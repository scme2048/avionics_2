==> flow/design.v <==
module constant_sensor_data( CLK_10HZ,RESET, TIMESTAMP,G_DATA_STACK, M_DATA_STACK, NEXT_BYTE);
input CLK_10HZ, RESET;
input [23:0] TIMESTAMP;
output [79:0] G_DATA_STACK;
output [79:0] M_DATA_STACK;
output NEXT_BYTE;
parameter [7:0] g_id = 8'h47;
parameter [31:0] g_filler = 32'b10101010101010101010101010101010;
parameter [7:0] m_id = 8'h4d;
reg [9:0] g_counter;
reg [79:0] geiger_stack;
reg [16:0] g_data;
reg [79:0] mag_stack;
reg [47:0] mag_data;
reg next_byte_control;
assign G_DATA_STACK=geiger_stack;
assign M_DATA_STACK = mag_stack;
assign NEXT_BYTE=next_byte_control;
always @(posedge CLK_10HZ or negedge RESET)
begin
if (RESET==1'b0) begin
    geiger_stack=80'b0;
    mag_stack=80'b0;
    g_counter=0;
    g_data=0;
    mag_data=0;
    next_byte_control=1;
end else begin
    if (g_counter==600) begin
        g_data=g_data+1;
        geiger_stack={g_filler,g_data,TIMESTAMP,g_id};
        g_counter=0;
    end else begin
        g_counter=g_counter+1;
        mag_data=mag_data+1;
        mag_stack={mag_data,TIMESTAMP,m_id};
        next_byte_control = !next_byte_control;
    end
end
end
endmodule
From RTL to reports: constant_sensor_data
What the tools print for constant_sensor_data, step after step.
Line numbers count from 1 in the design file above.
Cell names lack the library's common part.
The mark -- stands for no value.
- top module: constant_sensor_data
- clock input: CLK_10HZ
- standard-cell library: sky130hd
- library corner: tt_025C_1v80

After elaboration
Counts by Yosys on the flattened word-level netlist (proc, flatten, opt, wreduce; memories kept). Register bits leave out memories and registers merged into their read ports (data or address); mux counts leave out enables and synchronous resets folded into registers. Print and check cells are left out. Cells with the same type and inputs are merged into one.
- noted add/sub/neg operators: 3
- noted eq/ne operators: 1
- muxes and demuxes at 1
- reductions and logical operators: 1
- operators by type and width (cell ; count):
    48-bit by 1-bit adder with 48-bit output (second input constant) ; 1
    17-bit by 1-bit adder with 17-bit output (second input constant) ; 1
    10-bit by 1-bit adder with 10-bit output (second input constant) ; 1
    10-bit equality test (second input constant) ; 1
    10-bit two-way mux ; 1
    1-bit zero test ; 1
- noted register bits after elaboration: 198
- input bits: 26
- output and inout port bits at 161
- noted cells after elaboration: 12

Depth
Longest topological path by Yosys (ltp), each cell counted once; first at word level (registers and memories cut), then after technology mapping (sequential cells cut; the memories' decode and read muxes count).
- word-level depth: 2
- noted ABC_AREA: 0
- noted depth in mapped cells: 8
- noted gate-level depth less buffers: 7

Synthesis result
Source: synth_stat.txt of the flow (Yosys; design flattened, memories mapped). It holds for the ABC_AREA given above (unset counts as 0); a run with the other value may have another netlist.
The area totals of this step are shown rounded.
- noted cell count: 570
- mapped area: 5700 um^2
- noted sequential area: 3200 um^2
- noted flip-flops: 126
- noted buffers: 60
- cell types (cell ; count ; total area (um^2)):
    dfrtp_1 ; 125 ; 3128
    nand2_1 ; 175 ; 656.88
    xnor2_1 ; 45 ; 394.128
    buf_4 ; 45 ; 337.824
    xor2_1 ; 27 ; 236.477
    nand3_1 ; 27 ; 135.13
    nand4_1 ; 18 ; 112.608
    and4_1 ; 10 ; 87.584
    nor2_1 ; 22 ; 82.579
    and3_1 ; 10 ; 62.56
    nor3_1 ; 11 ; 55.053
    and2_1 ; 8 ; 50.048
    ha_1 ; 4 ; 50.048
    clkbuf_1 ; 13 ; 48.797
    inv_1 ; 9 ; 33.782
    dfstp_2 ; 1 ; 26.275
    nand4_2 ; 2 ; 25.024
    nor4_2 ; 2 ; 25.024
Not listed: further types 13, cells in them 16.

Timing after synthesis
Path of least setup slack by OpenSTA after synthesis, without wires, with an ideal clock, recovery checks aside; 20% of the period is set as input and as output delay. Where synthesis merged equal registers, the netlist keeps one of their names.
- path type: register to register
- from: register g_counter[0]
- to: register mag_data[43]
- period: 1710 ps
- setup time: 79 ps
- noted time at the first pin: 0 ps
- noted data arrival time: 1776 ps
- required time: 1631 ps
- noted slack: -145 ps
- path delay at 1855 ps
- stages at 8
- noted path buffers: 0
- synthesis period reached at 1855 ps
"path delay" is the arrival time less input delay plus setup time.
"stages" counts driving pins, that of a launching flip-flop among them; a cell with two outputs on the path counts twice.
"synthesis period reached" is the clock period less the worst setup slack; recovery checks do not enter. This is arithmetic on one report: input and output delays are still those of the set period (20% each).
The rows between start and end are the longest chain of elaborated cells between them; the timing report does not say that the signal goes this way. Where chains are equally long, one stands for them.
Each line given opens the expression or statement behind the cell; cells for indexed reads and writes are added by Yosys, which also makes memories of some case tables.
A register here has more assigning lines than the two given.
- cells stage by stage: dfrtp_1 > inv_1 > ha_1 > and3b_1 > a31o_4 > nor4_4 > nor4b_4 > xor2_1
- noted length of the longest elaborated chain: 1
- elaborated cells between the ends (all ways) at 1
- RTL lines with such cells at 1
- classes of those cells: 1 x eq/ne
- ends and longest elaborated chain, after synthesis (what ; RTL line ; text):
    start, declared ; 10 ; reg [9:0] g_counter;
    start, assigned ; 24 ; g_counter=0;
    start, assigned ; 34 ; g_counter=g_counter+1;
    10-bit equality test ; 29 ; if (g_counter==600) begin
    end, assigned ; 26 ; mag_data=0;
    end, assigned ; 35 ; mag_data=mag_data+1;
    end, declared ; 14 ; reg [47:0] mag_data;

Path in the finished layout
From the final timing report of entry A: the path of least setup slack in the routed layout; clock arrival at registers is part of the times.
The report prints the path's times to 10 ps; the period is as set.
- path type: register to register
- from: register g_counter[0]
- to: register mag_data[30]
- period: 1800 ps
- setup time: 110 ps
- noted time at the first pin: 420 ps
- noted data arrival time: 2210 ps
- required time: 2100 ps
- noted slack: -110 ps
- stages at 10
- noted path buffers: 2
The rows between start and end are the longest chain of elaborated cells between them; the timing report does not say that the signal goes this way. Where chains are equally long, one stands for them.
A register here has more assigning lines than the two given.
- cells stage by stage: dfrtp_1 > inv_1 > ha_2 > and3b_2 > a31o_4 > buf_6 > nor4_4 > buf_6 > nand4_1 > xnor2_1
- noted length of the longest elaborated chain: 1
- elaborated cells between the ends (all ways) at 1
- RTL lines with such cells at 1
- classes of those cells: 1 x eq/ne
- ends and longest elaborated chain, post-layout (what ; RTL line ; text):
    start, declared ; 10 ; reg [9:0] g_counter;
    start, assigned ; 24 ; g_counter=0;
    start, assigned ; 34 ; g_counter=g_counter+1;
    10-bit equality test ; 29 ; if (g_counter==600) begin
    end, assigned ; 26 ; mag_data=0;
    end, assigned ; 35 ; mag_data=mag_data+1;
    end, declared ; 14 ; reg [47:0] mag_data;

Data sheet: physical implementation of constant_sensor_data

Below are 2 stored runs of the flow (Yosys, OpenROAD; platform sky130hd) on constant_sensor_data, each with its settings and what was measured, unordered. Constraints: input delay and output delay 20% of the set period each, output load 0.01 pF.
"clock period reached": clock period set for the run, less the worst setup slack. It is reckoned from that one timing run; input and output delays stay at 20% of the period that was set.
"critical path time": the worst setup path's part of the clock period (all of it between registers, 20% less for each end at a port) less its slack. A launch clock that arrives late makes it longer, a capture clock that arrives late makes it shorter.
"overall power": no workload was simulated; the value follows from the tool's default switching activity.
"critical path time" is given in steps of 10 ps.
Results are given in rounded form.

Entry A

==> flow/run.sh <==
#!/bin/bash
# the make line also repeats the synthesis and layout settings of config.mk as NAME=value (left out here)
make -C /OpenROAD-flow-scripts/flow DESIGN_CONFIG=/design/flow/config.mk WORK_HOME=/design/flow/orfs CLKGATE_MAP_FILE= finish
==> flow/config.mk <==
export PLATFORM = sky130hd
export DESIGN_NAME = constant_sensor_data
export DESIGN_NICKNAME = constant_sensor_data
export VERILOG_FILES = /design/flow/design.v
export SDC_FILE = /design/flow/constraint.sdc
export NUM_CORES = 4
export LEC_CHECK = 0
export CAP_MARGIN = 20
export CORE_MARGIN = 4
export CORE_UTILIZATION = 21
export GPL_ROUTABILITY_DRIVEN = 1
export GPL_TIMING_DRIVEN = 0
export MIN_ROUTING_LAYER = met1
export PLACE_DENSITY_LB_ADDON = 0.19
export SLEW_MARGIN = 35
==> flow/constraint.sdc <==
create_clock -name core_clock -period 1.8 [get_ports {CLK_10HZ}]
set_input_delay 0.3600 -clock core_clock [delete_from_list [all_inputs] [get_ports {CLK_10HZ}]]
set_output_delay 0.3600 -clock core_clock [all_outputs]
set_load 0.01 [all_outputs]

Measured in entry A:
- critical path time: 1,910 ps
- type of the worst setup path: register to register
- area of the die: 30,000 um^2
- post-layout utilization at 34 %
- noted the area of the standard cells in the finished layout: 9,000 um^2
- setup slack of the worst path: -110 ps
- noted the synthesized cell area: 5,700 um^2
- noted the clock period reached: 1,911 ps
- noted the post-route worst hold slack: 460 ps
- summed negative setup slack at -2,600 ps
- noted the overall power: 6.9 mW

Entry B

==> flow/run.sh <==
#!/bin/bash
# the make line also repeats the synthesis and layout settings of config.mk as NAME=value (left out here)
make -C /OpenROAD-flow-scripts/flow DESIGN_CONFIG=/design/flow/config.mk WORK_HOME=/design/flow/orfs CLKGATE_MAP_FILE= finish
==> flow/config.mk <==
export PLATFORM = sky130hd
export DESIGN_NAME = constant_sensor_data
export DESIGN_NICKNAME = constant_sensor_data
export VERILOG_FILES = /design/flow/design.v
export SDC_FILE = /design/flow/constraint.sdc
export NUM_CORES = 4
export LEC_CHECK = 0
export CAP_MARGIN = 15
export CELL_PAD_IN_SITES_DETAIL_PLACEMENT = 2
export CORE_ASPECT_RATIO = 0.54
export CORE_MARGIN = 2
export CORE_UTILIZATION = 64
export GPL_TIMING_DRIVEN = 1
export MIN_ROUTING_LAYER = met1
export PLACE_DENSITY_LB_ADDON = 0.03
export SLEW_MARGIN = 20
==> flow/constraint.sdc <==
create_clock -name core_clock -period 1.63 [get_ports {CLK_10HZ}]
set_input_delay 0.3260 -clock core_clock [delete_from_list [all_inputs] [get_ports {CLK_10HZ}]]
set_output_delay 0.3260 -clock core_clock [all_outputs]
set_load 0.01 [all_outputs]

Entry B: stopped before the end: placement reported DPL-0033.
