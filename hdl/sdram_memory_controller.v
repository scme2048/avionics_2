==> flow/design.v <==
module sdram_memory_controller( CLK_48MHZ,RESET,SDRAM_STATUS,READ_CMD, GEIG_DATA, MAG_DATA, BA_READ,COL_READ, ROW_READ, 
BA_WRITE, COL_WRITE, ROW_WRITE
,NEXT_READ,NEXT_WRITE,DATA_OUT,BA_OUT,COL_OUT,ROW_OUT,CMD_OUT);
input CLK_48MHZ,RESET,SDRAM_STATUS, READ_CMD;
input [79:0] GEIG_DATA;
input [79:0] MAG_DATA;
input [1:0] BA_READ;
input [8:0] COL_READ;
input [12:0] ROW_READ;
input [1:0] BA_WRITE;
input [8:0] COL_WRITE;
input [12:0] ROW_WRITE;
output NEXT_READ, NEXT_WRITE;
output [15:0] DATA_OUT;
output [1:0] BA_OUT;
output [8:0] COL_OUT;
output [12:0] ROW_OUT;
output [1:0] CMD_OUT;
reg [79:0] geig_prev;
reg [79:0] geig_buffer;
parameter new_geig_cmd =2'b01;
parameter num_geig_cycles = 5;
reg [79:0] mag_prev;
reg [79:0] mag_buffer;
parameter new_mag_cmd =2'b10;
parameter num_mag_cycles = 5;
reg [79:0] data_buffer;
reg read_prev;
parameter new_read_cmd = 2'b11;
reg [23:0] read_address;
reg [23:0] write_address;
reg [7:0] schedule;
reg [2:0] num_cycles;
reg [2:0] write_count;
reg busy_hold;
reg next_write;
reg next_read;
reg [1:0] ba_out;
reg [12:0] row_out;
reg [8:0] col_out;
reg [15:0] data_out;
reg [1:0] cmd_out;
assign NEXT_WRITE = next_write;
assign NEXT_READ = next_read;
assign CMD_OUT = cmd_out;
assign BA_OUT = ba_out;
assign ROW_OUT = row_out;
assign COL_OUT = col_out;
assign DATA_OUT = data_out;
always @(posedge CLK_48MHZ or negedge RESET)
begin
if (RESET==1'b0) begin
    schedule = 8'b00000000;
    busy_hold = 1'b0;
    write_count=4'b0000;
    next_write<=0;
    next_read<=0;
    cmd_out<=2'b00;
    num_cycles=0;
    ba_out<=0;
    row_out<=0;
    col_out<=0;
    data_out<=0;
    write_address=0;
    read_address=0;
    mag_prev=80'b0;
    geig_prev=80'b0;
end else begin
write_address = {BA_WRITE,COL_WRITE,ROW_WRITE};
read_address = {BA_READ,COL_READ,ROW_READ};
if ((schedule[1:0] ==2'b00) && (RESET==1'b1)) begin
    schedule=schedule>>2;
end
if ((geig_prev!=GEIG_DATA) && (RESET==1'b1)) begin
    geig_buffer[79:0] = GEIG_DATA;
    geig_prev = GEIG_DATA;
    if (schedule[1:0] == 2'b00) begin
        schedule[1:0] = new_geig_cmd;
    end else if (schedule[3:2] ==2'b00) begin
        schedule[3:2] = new_geig_cmd;
    end else if (schedule[5:4] == 2'b00) begin
        schedule[5:4] = new_geig_cmd;
    end else begin
        schedule[7:6] = new_geig_cmd;
    end
end else begin
    geig_prev= GEIG_DATA;
end
if ((mag_prev!=MAG_DATA) && (RESET==1'b1)) begin
    mag_buffer[79:0] = MAG_DATA;
    mag_prev = MAG_DATA;
    if (schedule[1:0] == 2'b00) begin
        schedule[1:0] = new_mag_cmd;
    end else if (schedule[3:2] ==2'b00) begin
        schedule[3:2] = new_mag_cmd;
    end else if (schedule[5:4] == 2'b00) begin
        schedule[5:4] = new_mag_cmd;
    end else begin
        schedule[7:6] = new_mag_cmd;
    end
end else begin
    mag_prev=MAG_DATA;
end
if ((READ_CMD ==1'b1) && (read_prev ==1'b0) && (RESET==1'b1))begin
    read_prev=READ_CMD;
    if (schedule[1:0] == 2'b00) begin
        schedule[1:0] = new_read_cmd;
    end else if (schedule[3:2] ==2'b00) begin
        schedule[3:2] = new_read_cmd;
    end else if (schedule[5:4] == 2'b00) begin
        schedule[5:4] = new_read_cmd;
    end else begin
        schedule[7:6] = new_read_cmd;
    end
end else begin
    read_prev = READ_CMD;
end
if (((schedule[1:0] == new_geig_cmd) || (schedule[1:0] == new_mag_cmd)) && (RESET==1'b1)) begin
    if ((schedule[1:0] == new_geig_cmd) && (write_count==0)) begin
        num_cycles=num_geig_cycles;
        data_buffer[79:0] = geig_buffer;
    end else if ((schedule[1:0] == new_mag_cmd) && (write_count==0)) begin
        num_cycles = num_mag_cycles;
        data_buffer[79:0]=mag_buffer;
    end
    if (write_count<num_cycles) begin
        if ((SDRAM_STATUS==1'b1) && (busy_hold==1)) begin
            cmd_out<=2'b00;
        end
        if ((busy_hold==1'b1)&&(SDRAM_STATUS==1'b0)) begin
            next_write<=1'b1;
            data_buffer = data_buffer >>16;
            busy_hold=1'b0;
            write_count=write_count+1;
        end else if ((SDRAM_STATUS==1'b0) && (busy_hold==0)) begin
            next_write<=1'b0;
            cmd_out<=2'b10;
            ba_out<=BA_WRITE;
            row_out<=ROW_WRITE;
            col_out<=COL_WRITE;
            data_out<=data_buffer[15:0];
            busy_hold=1'b1;
        end
    end else if (write_count==num_cycles) begin
        write_count=0;
        schedule=schedule>>2;
    end
end else if ((schedule[1:0]==new_read_cmd) && (RESET==1'b1)) begin
    if (read_address == write_address) begin 
        schedule=schedule>>2;
    end else begin
        if ((SDRAM_STATUS==1'b1) && (busy_hold==1)) begin
            cmd_out<=2'b00;
        end    
        if ((SDRAM_STATUS==1'b0) && (busy_hold==1)) begin
            next_read<=1'b1;
            busy_hold=0;
            schedule=schedule>>2;
        end else if ((SDRAM_STATUS==1'b0) && (busy_hold==0)) begin
            next_read<=1'b0;
            cmd_out<=2'b01;
            ba_out<=BA_READ;
            row_out<=ROW_READ;
            col_out<=COL_READ;
            busy_hold=1'b1;
        end
    end
end
end  
end
endmodule
## Step by step through the tools: sdram_memory_controller

The steps from the RTL of sdram_memory_controller to its reports follow in flow order.
Lines are those of the file above, counted from 1.
Operators carry their Yosys type and port widths (W data, S select, Z words).
Cell names lack the library's common part.
A cell with n/a has no value.

- Top: sdram_memory_controller
- Clock: CLK_48MHZ
- Standard-cell library: sky130hd
- Library corner: tt_025C_1v80

## Word-level counts

Yosys after proc, flatten, opt, wreduce and memory -nomap, before mapping. Memory bits, and registers merged into a memory's read port (data or address), are not among the register bits. Print and check cells are not counted. Equal cells are merged and count once.

- Bits in registers: 460
- Bits in latches: 0
- RAM bits: 0
- Bits in read-only memories: 0
- Word width x clocked read ports: 0
- Memory cells: 0
- Input port bits: 212
- Output and inout bits: 44
- Elaborated cells: 150

- Add/sub/neg operators: 1
- $mul: 0
- Div/mod/pow operators: 0
- Order comparisons: 1
- Equal/unequal tests: 10
- Shift-type cells: 0
- Mux-type cells: 81
- Bitwise operators: 6
- Reduce/logical cells: 34

Operators by type and width:

| kind | number |
|---|---|
| $mux W80 | 6 |
| $ne A80 B80 Y1 | 2 |
| $mux W13 | 8 |
| $mux W8 | 10 |
| $mux W9 | 8 |
| $mux W2 | 29 |
| $eq A24 B24 Y1 | 1 |
| $logic_not A2 Y1 | 10 |
| $mux W6 | 3 |
| $mux W3 | 6 |
| $logic_and A1 B1 Y1 | 12 |
| $mux W4 | 3 |
| $reduce_and A3 Y1 | 3 |
| $reduce_and A4 Y1 | 2 |
| $mux W1 | 8 |
| $not A1 Y1 | 6 |
| $reduce_bool A2 Y1 | 3 |
| $reduce_and A5 Y1 | 1 |
| $ne A2 B1 Y1 const B | 2 |
| $eq A2 B2 Y1 const B | 2 |
| $add A3 B1 Y3 const B | 1 |
| $lt A3 B3 Y1 | 1 |
| $eq A3 B3 Y1 | 1 |
| $logic_not A3 Y1 | 1 |
| $eq A2 B1 Y1 const B | 1 |
| $ne A2 B2 Y1 const B | 1 |
| $reduce_and A2 Y1 | 1 |
| $logic_or A1 B1 Y1 | 1 |

## Depth

Yosys ltp: most cells in a row. Word level: on the elaborated netlist, between registers, memories and ports. Mapped: between sequential cells and ports; inverters and the memories' decode and read muxes count.

- Word-level depth: 27
- ABC_AREA: 0
- Depth in mapped cells: 25
- Gate-level depth less buffers: 19

## Mapped cells and area

Yosys stat after the flow's synthesis: flattened, memories mapped to cells. It holds for the ABC_AREA given above (unset counts as 0); a run with the other value may have another netlist.

Cell types:

| cell type | number | area in all (um^2) |
|---|---|---|
| edfxtp_1 | 241 | 7.24E+03 |
| dfrtp_1 | 217 | 5.43E+03 |
| xnor2_1 | 168 | 1.47E+03 |
| mux2_2 | 98 | 1.1E+03 |
| o21ai_0 | 187 | 935.898 |
| mux2i_1 | 75 | 750.72 |
| o22a_1 | 64 | 560.538 |
| o21ba_2 | 48 | 480.461 |
| o2bb2ai_1 | 33 | 289.027 |
| nand2_1 | 76 | 285.274 |
| nand4_1 | 44 | 275.264 |
| a211oi_1 | 33 | 247.738 |
| a21o_1 | 33 | 247.738 |
| inv_1 | 59 | 221.462 |
| clkbuf_1 | 58 | 217.709 |
| o21ai_2 | 22 | 192.685 |
| a21oi_1 | 37 | 185.178 |
| and2_1 | 25 | 156.4 |

Not listed: further types 46, cells in them 162.

- Cells in the netlist: 1680
- Synthesis area: 21536.9 um^2
- Sequential area: 12667.1 um^2
- Mapped flip-flops: 458
- Buffer cells: 100

## Timing after synthesis

Source: OpenSTA report_checks on the synthesized netlist (no wires, ideal clock, input and output delay 20% of the period each), path of least setup slack; recovery checks are left aside. Register names are those of the netlist, which keeps one name where synthesis merged equal registers.

- Path type: input port to flip-flop
- From: input MAG_DATA[61]
- To: register data_out[10]
- Period: 6.01 ns
- External input delay: 1.202 ns
- Library setup time: 0.125 ns
- Time at the first pin: 1.202 ns
- Data arrival time: 5.843 ns
- Required time: 5.885 ns
- Path slack: 0.043 ns
- Path delay: 4.766 ns
- Stages on the path: 18
- Path buffers: 5
- Period reached after synthesis: 5.967 ns

"path delay" is the arrival time less input delay plus setup time.
"stages on the path": output pins that drive a net of the path, with the launching flip-flop's if there is one; two outputs of one cell count as two.
"period reached after synthesis" is the clock period less the worst setup slack; recovery checks do not enter. This is arithmetic on one report: input and output delays are still those of the set period (20% each).
The rows between start and end are the longest chain of elaborated cells between them; the timing report does not say that the signal goes this way. Where chains are equally long, one stands for them.
Each line given opens the expression or statement behind the cell; cells for indexed reads and writes are added by Yosys, which also makes memories of some case tables.

- Path through: xnor2_1 nand4_1 nor4_1 nand3_1 o21ai_1 buf_4 buf_4 buf_2 a21o_1 and2_1 ha_1 nand2b_1 inv_1 and2_4 buf_6 nand2_2 buf_6 mux2_2
- Cells in the longest elaborated chain: 13

RTL lines, path after synthesis:

| item | RTL line | text |
|---|---|---|
| start: declaration | 6 | `input [79:0] MAG_DATA;` |
| $ne A80 B80 Y1 | 89 | `if ((mag_prev!=MAG_DATA) && (RESET==1'b1)) begin` |
| $logic_and A1 B1 Y1 | 89 |  |
| $mux W8 | 89 |  |
| $logic_not A2 Y1 | 106 | `if (schedule[1:0] == 2'b00) begin` |
| $mux W2 | 106 |  |
| $mux W8 | 104 | `if ((READ_CMD ==1'b1) && (read_prev ==1'b0) && (RESET==1'b1))begin` |
| $eq A2 B2 Y1 | 122 | `end else if ((schedule[1:0] == new_mag_cmd) && (write_count==0)) begin` |
| $logic_and A1 B1 Y1 | 122 |  |
| $mux W3 | 122 |  |
| $mux W3 | 119 | `if ((schedule[1:0] == new_geig_cmd) && (write_count==0)) begin` |
| $mux W3 | 118 | `if (((schedule[1:0] == new_geig_cmd) \|\| (schedule[1:0] == new_mag_cmd)) && (RESET==1'b1)) begin` |
| $lt A3 B3 Y1 | 126 | `if (write_count<num_cycles) begin` |
| $reduce_and A4 Y1 | n/a |  |
| end: assignment | 63 | `data_out<=0;` |
| end: assignment | 141 | `data_out<=data_buffer[15:0];` |
| end: declaration | 41 | `reg [15:0] data_out;` |

## Path in the finished layout

From the final timing report of record 1: the path of least setup slack in the routed layout; clock arrival at registers is part of the times.

- Path type: input port to flip-flop
- From: input GEIG_DATA[72]
- To: register data_buffer[19]
- Period: 5.78 ns
- External input delay: 1.16 ns
- Library setup time: 0.24 ns
- Time at the first pin: 1.16 ns
- Data arrival time: 5.29 ns
- Required time: 6.12 ns
- Path slack: 0.83 ns
- Stages on the path: 21
- Path buffers: 3

The rows between start and end are the longest chain of elaborated cells between them; the timing report does not say that the signal goes this way. Where chains are equally long, one stands for them.
A register here has more assigning lines than the two given.
Ways into the end's enable are left out, as the timed path ends at the data pin.

- Path through: clkdlybuf4s50_1 xnor2_1 nand4_1 nor4_4 nand3_4 nor2_4 o41ai_1 a31oi_1 inv_1 ha_4 and3b_1 or3_4 ha_1 nor2b_1 nor2_1 o21ai_2 nand2_4 buf_12 clkbuf_16 o21ai_0 o22a_1
- Cells in the longest elaborated chain: 16

RTL lines, path post-layout:

| item | RTL line | text |
|---|---|---|
| start: declaration | 5 | `input [79:0] GEIG_DATA;` |
| $ne A80 B80 Y1 | 74 | `if ((geig_prev!=GEIG_DATA) && (RESET==1'b1)) begin` |
| $logic_and A1 B1 Y1 | 74 |  |
| $mux W8 | 74 |  |
| $logic_not A2 Y1 | 92 | `if (schedule[1:0] == 2'b00) begin` |
| $mux W2 | 92 |  |
| $mux W8 | 89 | `if ((mag_prev!=MAG_DATA) && (RESET==1'b1)) begin` |
| $logic_not A2 Y1 | 106 | `if (schedule[1:0] == 2'b00) begin` |
| (+2 left out) | n/a |  |
| $eq A2 B2 Y1 | 122 | `end else if ((schedule[1:0] == new_mag_cmd) && (write_count==0)) begin` |
| $logic_and A1 B1 Y1 | 122 |  |
| $mux W3 | 122 |  |
| $mux W3 | 119 | `if ((schedule[1:0] == new_geig_cmd) && (write_count==0)) begin` |
| $mux W3 | 118 | `if (((schedule[1:0] == new_geig_cmd) \|\| (schedule[1:0] == new_mag_cmd)) && (RESET==1'b1)) begin` |
| $lt A3 B3 Y1 | 126 | `if (write_count<num_cycles) begin` |
| $mux W80 | 126 |  |
| end: assignment | 121 | `data_buffer[79:0] = geig_buffer;` |
| end: assignment | 124 | `data_buffer[79:0]=mag_buffer;` |
| end: declaration | 27 | `reg [79:0] data_buffer;` |

Subject: sdram_memory_controller on sky130hd, stored results

Hello all,

Flow measurements of sdram_memory_controller on sky130hd: 2 stored runs with different settings, listed in no order. Input and output delays are each 20% of the period that was set; the output load is 0.01 pF.
By "achieved period" is meant the clock period of the run minus its worst setup slack. This is arithmetic on one report: input and output delays are still those of the set period (20% each).
"worst path time" means the part of the period allowed to the worst setup path (the constraints hold back 20% at inputs and 20% at outputs) less its slack; where the path has registers, the arrival times of their clocks count too.
By "total power after layout" is meant OpenSTA's value without simulated activity: inputs other than the clock are taken to toggle once in ten clock periods, and the tool carries that through the logic.
Settings: . = not set for that run.

| name | record 1 | record 2 |
|---|---|---|
| period_ns | 5.78 | 6.41 |
| CORE_UTILIZATION | 29 | 48 |
| SETUP_SLACK_MARGIN | 0.69 | . |
| PLACE_DENSITY | 0.41 | . |
| GPL_ROUTABILITY_DRIVEN | 1 | 0 |
| CTS_CLUSTER_SIZE | 90 | 45 |
| SLEW_MARGIN | 10 | 20 |
| MAX_ROUTING_LAYER | met4 | . |
| CAP_MARGIN | 20 | 20 |
| CORE_MARGIN | 2 | 2 |
| PLACE_DENSITY_LB_ADDON | . | 0.05 |
| CELL_PAD_IN_SITES_GLOBAL_PLACEMENT | . | 1 |
| CELL_PAD_IN_SITES_DETAIL_PLACEMENT | . | 2 |
| area of the synthesized netlist (um^2) | 21536.9 | 21536.9 |
| full die area (um^2) | 76460.5 | 46578.3 |
| area of the standard cells in the finished layout (um^2) | 28459.8 | 26863.3 |
| utilization after layout (%) | 38.9 | 60.7 |
| worst setup slack after layout (ns) | 0.830 | -0.690 |
| total negative setup slack (ns) | 0.000 | -40.900 |
| total power after layout (mW) | 11.431 | 11.566 |
| achieved period (ns) | 4.950 | 7.100 |
| worst path time (ns) | 3.79 | 5.82 |
| class of the worst setup path | input port to flip-flop | input port to flip-flop |

Thanks
