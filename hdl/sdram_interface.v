==> flow/design.v <==
module sdram_interface(CLK_48MHZ,RESET,TIMESTAMP,A_IN_BANK,A_IN_COL,A_IN_ROW,D_IN,CMD_IN,
SDRAM_D0,SDRAM_D1,SDRAM_D2,SDRAM_D3,SDRAM_D4,SDRAM_D5,SDRAM_D6,SDRAM_D7,SDRAM_D8,SDRAM_D9,SDRAM_D10,SDRAM_D11,
SDRAM_D12,SDRAM_D13,SDRAM_D14,SDRAM_D15,
SDRAM_A0,SDRAM_A1,SDRAM_A2,SDRAM_A3,SDRAM_A4,SDRAM_A5,SDRAM_A6,SDRAM_A7,SDRAM_A8,SDRAM_A9,SDRAM_A10,SDRAM_A11,
SDRAM_A12,
SDRAM_CLK,SDRAM_BA0,SDRAM_BA1,SDRAM_CKE,SDRAM_CS,SDRAM_RAS,SDRAM_CAS,SDRAM_WE,SDRAM_DQML,SDRAM_DQMU,
STATUS,DATA_READ);
parameter t_rc = 4;  
parameter t_ras = 3;  
parameter t_rcd= 1;  
parameter t_rp = 2;  
parameter t_dpl = 1;  
parameter t_rrd =1;  
parameter t_ref = 1;  
input CLK_48MHZ;
input RESET;
input [23:0] TIMESTAMP;
input [1:0] CMD_IN;  
input [1:0] A_IN_BANK;
input [8:0] A_IN_COL;
input [12:0] A_IN_ROW;
input [15:0] D_IN;
inout SDRAM_D0,SDRAM_D1,SDRAM_D2,SDRAM_D3,SDRAM_D4,SDRAM_D5,SDRAM_D6,SDRAM_D7,SDRAM_D8,SDRAM_D9,SDRAM_D10,SDRAM_D11,
SDRAM_D12,SDRAM_D13,SDRAM_D14,SDRAM_D15;
output SDRAM_A0,SDRAM_A1,SDRAM_A2,SDRAM_A3,SDRAM_A4,SDRAM_A5,SDRAM_A6,SDRAM_A7,SDRAM_A8,SDRAM_A9,SDRAM_A10,
SDRAM_A11,SDRAM_A12,
SDRAM_CLK,SDRAM_BA0,SDRAM_BA1,SDRAM_CKE,SDRAM_CS,SDRAM_RAS,SDRAM_CAS,SDRAM_WE,SDRAM_DQML,SDRAM_DQMU;
output STATUS;
output [15:0] DATA_READ;
reg busy;
assign STATUS=busy;
reg [15:0] dout;  
reg weVAL;  
assign SDRAM_D0 = (weVAL==1'b1) ? dout[0] : 1'bz;
assign SDRAM_D1 = (weVAL==1'b1) ? dout[1] : 1'bz;
assign SDRAM_D2 = (weVAL==1'b1) ? dout[2] : 1'bz;
assign SDRAM_D3 = (weVAL==1'b1) ? dout[3] : 1'bz;
assign SDRAM_D4 = (weVAL==1'b1) ? dout[4] : 1'bz;
assign SDRAM_D5 = (weVAL==1'b1) ? dout[5] : 1'bz;
assign SDRAM_D6 = (weVAL==1'b1) ? dout[6] : 1'bz;
assign SDRAM_D7 = (weVAL==1'b1) ? dout[7] : 1'bz;
assign SDRAM_D8 = (weVAL==1'b1) ? dout[8] : 1'bz;
assign SDRAM_D9 = (weVAL==1'b1) ? dout[9] : 1'bz;
assign SDRAM_D10 = (weVAL==1'b1) ? dout[10] : 1'bz;
assign SDRAM_D11 = (weVAL==1'b1) ? dout[11] : 1'bz;
assign SDRAM_D12 = (weVAL==1'b1) ? dout[12] : 1'bz;
assign SDRAM_D13 = (weVAL==1'b1) ? dout[13] : 1'bz;
assign SDRAM_D14 = (weVAL==1'b1) ? dout[14] : 1'bz;
assign SDRAM_D15 = (weVAL==1'b1) ? dout[15] : 1'bz;
reg [15:0] dread;  
assign DATA_READ[0] = dread[0];
assign DATA_READ[1] = dread[1];
assign DATA_READ[2] = dread[2];
assign DATA_READ[3] = dread[3];
assign DATA_READ[4] = dread[4];
assign DATA_READ[5] = dread[5];
assign DATA_READ[6] = dread[6];
assign DATA_READ[7] = dread[7];
assign DATA_READ[8] = dread[8];
assign DATA_READ[9] = dread[9];
assign DATA_READ[10] = dread[10];
assign DATA_READ[11] = dread[11];
assign DATA_READ[12] = dread[12];
assign DATA_READ[13] = dread[13];
assign DATA_READ[14] = dread[14];
assign DATA_READ[15] = dread[15];
reg [12:0] address;
assign SDRAM_A0 = address[0];
assign SDRAM_A1 = address[1];
assign SDRAM_A2 = address[2];
assign SDRAM_A3 = address[3];
assign SDRAM_A4 = address[4];
assign SDRAM_A5 = address[5];
assign SDRAM_A6 = address[6];
assign SDRAM_A7 = address[7];
assign SDRAM_A8 = address[8];
assign SDRAM_A9 = address[9];
assign SDRAM_A10 = address[10];
assign SDRAM_A11 = address[11];
assign SDRAM_A12 = address[12];
reg pwr_up_hold;
reg pwr_stabalize;
reg [3:0] init_counter;
reg [23:0] ts_delay;
assign SDRAM_CLK = (pwr_stabalize==1'b0) ? 1'b0  : CLK_48MHZ;  
reg cke;
reg cs;
reg ras;
reg cas;
reg we;
reg ba0;
reg ba1;
reg dqmu;
reg dqml;
assign SDRAM_CKE = cke;
assign SDRAM_CS =  cs;
assign SDRAM_RAS=  ras;
assign SDRAM_CAS=  cas;
assign SDRAM_WE=   we;
assign SDRAM_BA0=  ba0;
assign SDRAM_BA1=  ba1;
assign SDRAM_DQMU= dqmu;
assign SDRAM_DQML= dqml;
reg write_cycle;
reg write_exit;
reg [3:0] write_counter;
reg read_cycle;
reg [3:0] read_counter;
reg read_exit;
reg idle_cycle;
always @(negedge CLK_48MHZ or negedge RESET)
begin
if (RESET==1'b0) begin
    weVAL<=1'b0;
    pwr_up_hold=1'b1;
    busy=1'b1;
    pwr_stabalize=1'b0;
    init_counter=4'b0;
    write_cycle=1'b0;
    write_exit=1'b0;
    write_counter=4'b0;
    read_cycle=1'b0;
    read_counter=4'b0;
    read_exit=1'b0;
    idle_cycle=1'b0;
    dout<=0;
    address=0;
    dread<=0;
    ts_delay=0;
    cke<=1'b0;
    cs<=1'b0;
    ras<=1'b0;
    cas<=1'b0;
    we<=1'b0;
    ba0<=1'b0;
    ba1<=1'b0;
    dqmu<=1'b0;
    dqml<=1'b0;
end else begin
    if (busy==0) begin
        if (CMD_IN==2) begin
            write_cycle=1;
            write_exit=0;
        end else if (CMD_IN==1) begin
            read_cycle=1;
            read_exit=0;
        end else begin
            idle_cycle=1;
        end
    end
    if (write_cycle==1) begin
        if (write_counter==t_rc+t_ras+2) begin
            cke<=0;
            cs<=0;
            ras<=0;
            cas<=0;
            we<=1;
            address=13'bz;
            busy=0;
            write_cycle=0;
            write_counter=0;
            write_exit=1;
        end
        if ((write_counter>t_rc+t_ras) && (write_counter<t_rc+t_ras+2)) begin
            cke<=1;
            cs<=0;
            ras<=1;
            cas<=1;
            we<=1;
            dqml<=1;
            dqmu<=1;
            weVAL<=0;
            address=13'bz;
            write_counter=write_counter+1;
        end
        if (write_counter==t_rc+t_ras) begin
            cke<=1;
            cs<=0;
            ras<=1;
            cas<=0;
            we<=0;
            address[8:0] = A_IN_COL;
            address[10] =1;
            weVAL<=1;
            dout<=D_IN;  
            write_counter=write_counter+1;
        end
        if ((write_counter>t_rc) && (write_counter<t_rc+t_ras)) begin
            cke<=1;
            cs<=0;
            ras<=1;
            cas<=1;
            we<=1;
            address=13'bz;
            write_counter=write_counter+1;
        end
        if (write_counter==t_rc) begin
            cke<=1;
            cs<=0;
            ras<=0;
            cas<=1;
            we<=1;
            dqmu<=0;
            dqml<=0;
            ba0<=A_IN_BANK[0];
            ba1<=A_IN_BANK[1];
            address=A_IN_ROW;
            write_counter=write_counter+1;
        end
        if ((write_counter>0) && (write_counter<t_rc)) begin
            cke<=1;
            cs<=0;
            ras<=1;
            cas<=1;
            we<=1;
            address=13'bz;
            write_counter=write_counter+1;
        end
        if ((write_counter==0) && (write_exit==0)) begin
            cke<=1;
            cs<=0;
            ras<=1;
            cas<=1;
            we<=1;
            busy=1;
            write_counter=write_counter+1;
        end
    end
    if (read_cycle==1) begin
        if (read_counter==t_rc+t_ras+5) begin
            cke<=0;
            cs<=0;
            ras<=0;
            cas<=0;
            we<=1;
            address=13'bz;
            busy=0;
            read_cycle=0;
            read_counter=0;
            read_exit=1;
        end
        if (read_counter==t_rc+t_ras+4) begin
            cke<=1;
            cs<=0;
            ras<=1;
            cas<=1;
            we<=1;
            dqmu<=1;
            dqml<=1;
            address=13'bz;
            read_counter=read_counter+1;
        end
        if (read_counter==t_rc+t_ras+3) begin
            cke<=1;
            cs<=0;
            ras<=1;
            cas<=1;
            we<=1;
            dread[0]<=SDRAM_D0;
            dread[1]<=SDRAM_D1;
            dread[2]<=SDRAM_D2;
            dread[3]<=SDRAM_D3;
            dread[4]<=SDRAM_D4;
            dread[5]<=SDRAM_D5;
            dread[6]<=SDRAM_D6;
            dread[7]<=SDRAM_D7;
            dread[8]<=SDRAM_D8;
            dread[9]<=SDRAM_D9;
            dread[10]<=SDRAM_D10;
            dread[11]<=SDRAM_D11;
            dread[12]<=SDRAM_D12;
            dread[13]<=SDRAM_D13;
            dread[14]<=SDRAM_D14;
            dread[15]<=SDRAM_D15;
            address=13'bz;
            read_counter=read_counter+1;
        end
        if ((read_counter>t_rc+t_ras) && (read_counter<t_rc+t_ras+3)) begin
            cke<=1;
            cs<=0;
            ras<=1;
            cas<=1;
            we<=1;
            address=13'bz;
            read_counter=read_counter+1;
        end
        if (read_counter==t_rc+t_ras) begin
            cke<=1;
            cs<=0;
            ras<=1;
            cas<=0;
            we<=1;
            address[8:0] = A_IN_COL;
            address[10] =1; 
            dread<= 16'bz;
            read_counter=read_counter+1;
        end
        if ((read_counter>t_rc) && (read_counter<t_rc+t_ras)) begin
            cke<=1;
            cs<=0;
            ras<=1;
            cas<=1;
            we<=1;
            address=13'bz;
            read_counter=read_counter+1;
        end
        if (read_counter==t_rc) begin
            cke<=1;
            cs<=0;
            ras<=0;
            cas<=1;
            we<=1;
            dqmu<=0;
            dqml<=0;
            ba0<=A_IN_BANK[0];
            ba1<=A_IN_BANK[1];
            address=A_IN_ROW;
            read_counter=read_counter+1;
        end
        if ((read_counter>0) && (read_counter<t_rc)) begin
            cke<=1;
            cs<=0;
            ras<=1;
            cas<=1;
            we<=1;
            address=13'bz;
            read_counter=read_counter+1;
        end
        if ((read_counter==0) && (read_exit==0)) begin
            cke<=1;
            cs<=0;
            ras<=1;
            cas<=1;
            we<=1;
            busy=1;
            read_counter=read_counter+1;
        end
    end
    if (pwr_up_hold==1'b1) begin
        if (TIMESTAMP < 2) begin
            cke<=1'b0;
            cs<=1'b0;
            dqml<=1'b0;
            dqmu<=1'b0;
            dout<=16'b0;
            busy=1;
        end else if ((TIMESTAMP>=2)&&(TIMESTAMP<4)) begin
            pwr_stabalize=1'b1;
            cke<=1'b1;
            dqml<=1'b1;
            dqmu<=1'b1;
        end else if (TIMESTAMP>=4) begin  
            if (init_counter==t_rp+1+t_rc+1+1) begin
                cke<=0;
                cs<=0;
                ras<=0;
                cas<=0;
                we<=1;
                address=13'bz;
                pwr_up_hold=1'b0;  
                busy=0;
            end
            if (init_counter==t_rp+1+t_rc+1) begin
                cke<=1;
                cs<=0;
                ras<=1;
                cas<=1;
                we<=1;
                address=13'bz;
                init_counter=init_counter+1;
            end
            if (init_counter==t_rp+1+t_rc) begin
                cke<=1;
                cs<=0;
                ras<=0;
                cas<=0;
                we<=0;
                ba1<=0;
                ba0<=1;
                address=13'b0001000100000;
                init_counter=init_counter+1;
            end
            if ((init_counter>t_rp+1) && (init_counter<t_rp+1+t_rc)) begin
                cke<=1;
                cs<=0;
                ras<=1;
                cas<=1;
                we<=1;
                address=13'bz;
                init_counter=init_counter+1;
            end
            if ((init_counter==t_rp+1) && (TIMESTAMP==ts_delay)) begin
                cke<=1;
                cs<=0;
                ras<=1;
                cas<=1;
                we<=1;
                init_counter=init_counter+1;
            end
            if ((init_counter==t_rp+1) && (TIMESTAMP!=ts_delay)) begin
                cke<=0;
                cs<=0;
                ras<=1;
                cas<=1;
                we<=1;
                address=13'bz;
            end
            if (init_counter==t_rp) begin
                cke<=0;
                cs<=0;
                ras<=0;
                cas<=0;
                we<=1;
                address=13'bz;
                init_counter=init_counter+1;
                ts_delay=TIMESTAMP+1;
            end
            if ((init_counter>0) && (init_counter<t_rp)) begin
                cke<=1;
                cs<=0;
                ras<=1;
                cas<=1;
                we<=1;
                address=13'bz;
                init_counter=init_counter+1;
            end
            if (init_counter==0) begin
                cke<=1;
                cs<=0;
                ras<=0;
                cas<=1;
                we<=0;
                address[10]=1;
                init_counter=init_counter+1;
            end
        end
    end
end  
end
endmodule
# Tool chain data of sdram_interface

Tool output for the design above, in the order of the flow.
Lines are those of the file above, counted from 1.
Cell names lack the library's common part.
The mark n/a stands for no value.

Top module: sdram_interface
Clock: CLK_48MHZ
Cell library: sky130hd
Timing corner: tt_025C_1v80

# Word-level counts

Yosys after proc, flatten, opt, wreduce and memory -nomap, before mapping. Memory bits, and registers merged into a memory's read port (data or address), are not among the register bits. Print and check cells are not counted. Equal cells are merged and count once.

Add/subtract/negate cells: 22
Order comparisons: 20
Eq/ne operators: 18
Mux-type cells: 376
Bitwise logic cells: 4
Reduce/logical cells: 23

Operators by type and width:

| kind                                                                | count |
| 2-to-1 mux 13 bit                                                   | 25 |
| 2-to-1 mux 1 bit                                                    | 282 |
| 2-to-1 mux 4 bit                                                    | 61 |
| adder 4 x 1 -> 4 bit (second input constant)                        | 21 |
| 2-to-1 mux 16 bit                                                   | 4 |
| adder 24 x 1 -> 24 bit (second input constant)                      | 1 |
| greater-or-equal comparator 24 x 2 -> 1 bit (second input constant) | 1 |
| less-than comparator 24 x 2 -> 1 bit (second input constant)        | 1 |
| == test 24 bit                                                      | 1 |
| inequality test 24 bit                                              | 1 |
| greater-or-equal comparator 24 x 3 -> 1 bit (second input constant) | 1 |
| less-than comparator 24 x 3 -> 1 bit (second input constant)        | 1 |
| == test 4 bit (second input constant)                               | 6 |
| less-than comparator 4 x 3 -> 1 bit (second input constant)         | 5 |
| == test 4 x 3 -> 1 bit (second input constant)                      | 5 |
| 2-to-1 mux 9 bit                                                    | 2 |
| greater-than comparator 4 x 3 -> 1 bit (second input constant)      | 4 |
| logical AND 1 bit                                                   | 13 |
| greater-than comparator 4 x 1 -> 1 bit (second input constant)      | 3 |
| == test 4 x 2 -> 1 bit (second input constant)                      | 3 |
| zero test 4 bit                                                     | 3 |
| 2-to-1 mux 10 bit                                                   | 1 |
| less-than comparator 4 bit (second input constant)                  | 2 |
| AND reduction 5 bit                                                 | 1 |
| inverter 1 bit                                                      | 4 |
| AND reduction 2 bit                                                 | 2 |
| nonzero test 2 bit                                                  | 2 |
| greater-than comparator 4 x 2 -> 1 bit (second input constant)      | 1 |

Not listed: further kinds 6, cells in them 6.

Bits in registers: 98
Input bits: 68
Output and inout port bits: 56
Elaborated cells: 502

# Logic depth

Longest topological path by Yosys (ltp), each cell counted once; first at word level (registers and memories cut), then after technology mapping (sequential cells cut; the memories' decode and read muxes count).

Depth after elaboration: 49
ABC_AREA: 0
Gate-level depth with buffers: 29
Mapped depth without buffers: 29

# Synthesis result

The flow's flattened synthesis, as Yosys stat reports it; memories are mapped. The netlist is that of the ABC_AREA named above (0 if unset); the other value can give another one.

Mapped cells: 747
Synthesis area: 6475.0 um^2
Area of sequential cells: 2429.8 um^2
Flip-flops: 97
Buffers: 40

Cells by type:

| cell     | count | area in all (um^2) |
| dfrtn_1  | 95    | 2377.28 |
| nand2_1  | 113   | 424.157 |
| xnor2_1  | 41    | 359.094 |
| o21ai_0  | 59    | 295.283 |
| ha_1     | 22    | 275.264 |
| a21oi_1  | 52    | 260.25 |
| mux2_2   | 16    | 180.173 |
| nor2_1   | 44    | 165.158 |
| mux2i_1  | 12    | 120.115 |
| o221ai_1 | 13    | 113.859 |
| xor2_1   | 13    | 113.859 |
| inv_1    | 30    | 112.608 |
| nand4_1  | 16    | 100.096 |
| nand3_1  | 17    | 85.082 |
| buf_2    | 16    | 80.077 |
| clkbuf_1 | 19    | 71.318 |
| and3_1   | 11    | 68.816 |
| nor2b_1  | 11    | 68.816 |

Other cell types: 61; their cells: 147.

Wiki page: sdram_interface / flow data

Stored flow runs of sdram_interface (2 of them; Yosys, OpenROAD, sky130hd). They differ in their settings and are not a sequence. Constraints: input delay and output delay 20% of the set period each, output load 0.01 pF.
"total power after layout": no workload was simulated; the value follows from the tool's default switching activity.
A setting shown as -- is not set for that run.

| item                                      | flow run A | flow run B |
| period_ns                                 | 7.08       | 14.4       |
| CORE_UTILIZATION                          | 36         | 34         |
| SETUP_SLACK_MARGIN                        | -0.01      | 3.9        |
| CORE_ASPECT_RATIO                         | 0.82       | --         |
| CORE_MARGIN                               | 2          | 2          |
| CTS_CLUSTER_SIZE                          | 94         | --         |
| MIN_ROUTING_LAYER                         | met2       | --         |
| CAP_MARGIN                                | 20         | 25         |
| SLEW_MARGIN                               | 20         | 20         |
| PLACE_DENSITY_LB_ADDON                    | --         | 0.06       |
| CELL_PAD_IN_SITES_DETAIL_PLACEMENT        | --         | 0          |
| GPL_TIMING_DRIVEN                         | --         | 1          |
| GPL_ROUTABILITY_DRIVEN                    | --         | 0          |
| area inside the die boundary (um^2)       | 19080.2    | 20164.0    |
| worst hold slack in the final report (ns) | 0.449      | 0.425      |
| synthesis area (um^2)                     | 6475.0     | 6475.0     |
| final setup TNS (ns)                      | -0.312     | 0.000      |
| total power after layout (mW)             | 3.306      | 1.776      |
| post-layout utilization (%)               | 49.8       | 51.0       |
| worst slack on setup checks (ns)          | -0.178     | 1.722      |
| standard-cell area after layout (um^2)    | 8803.4     | 9547.9     |
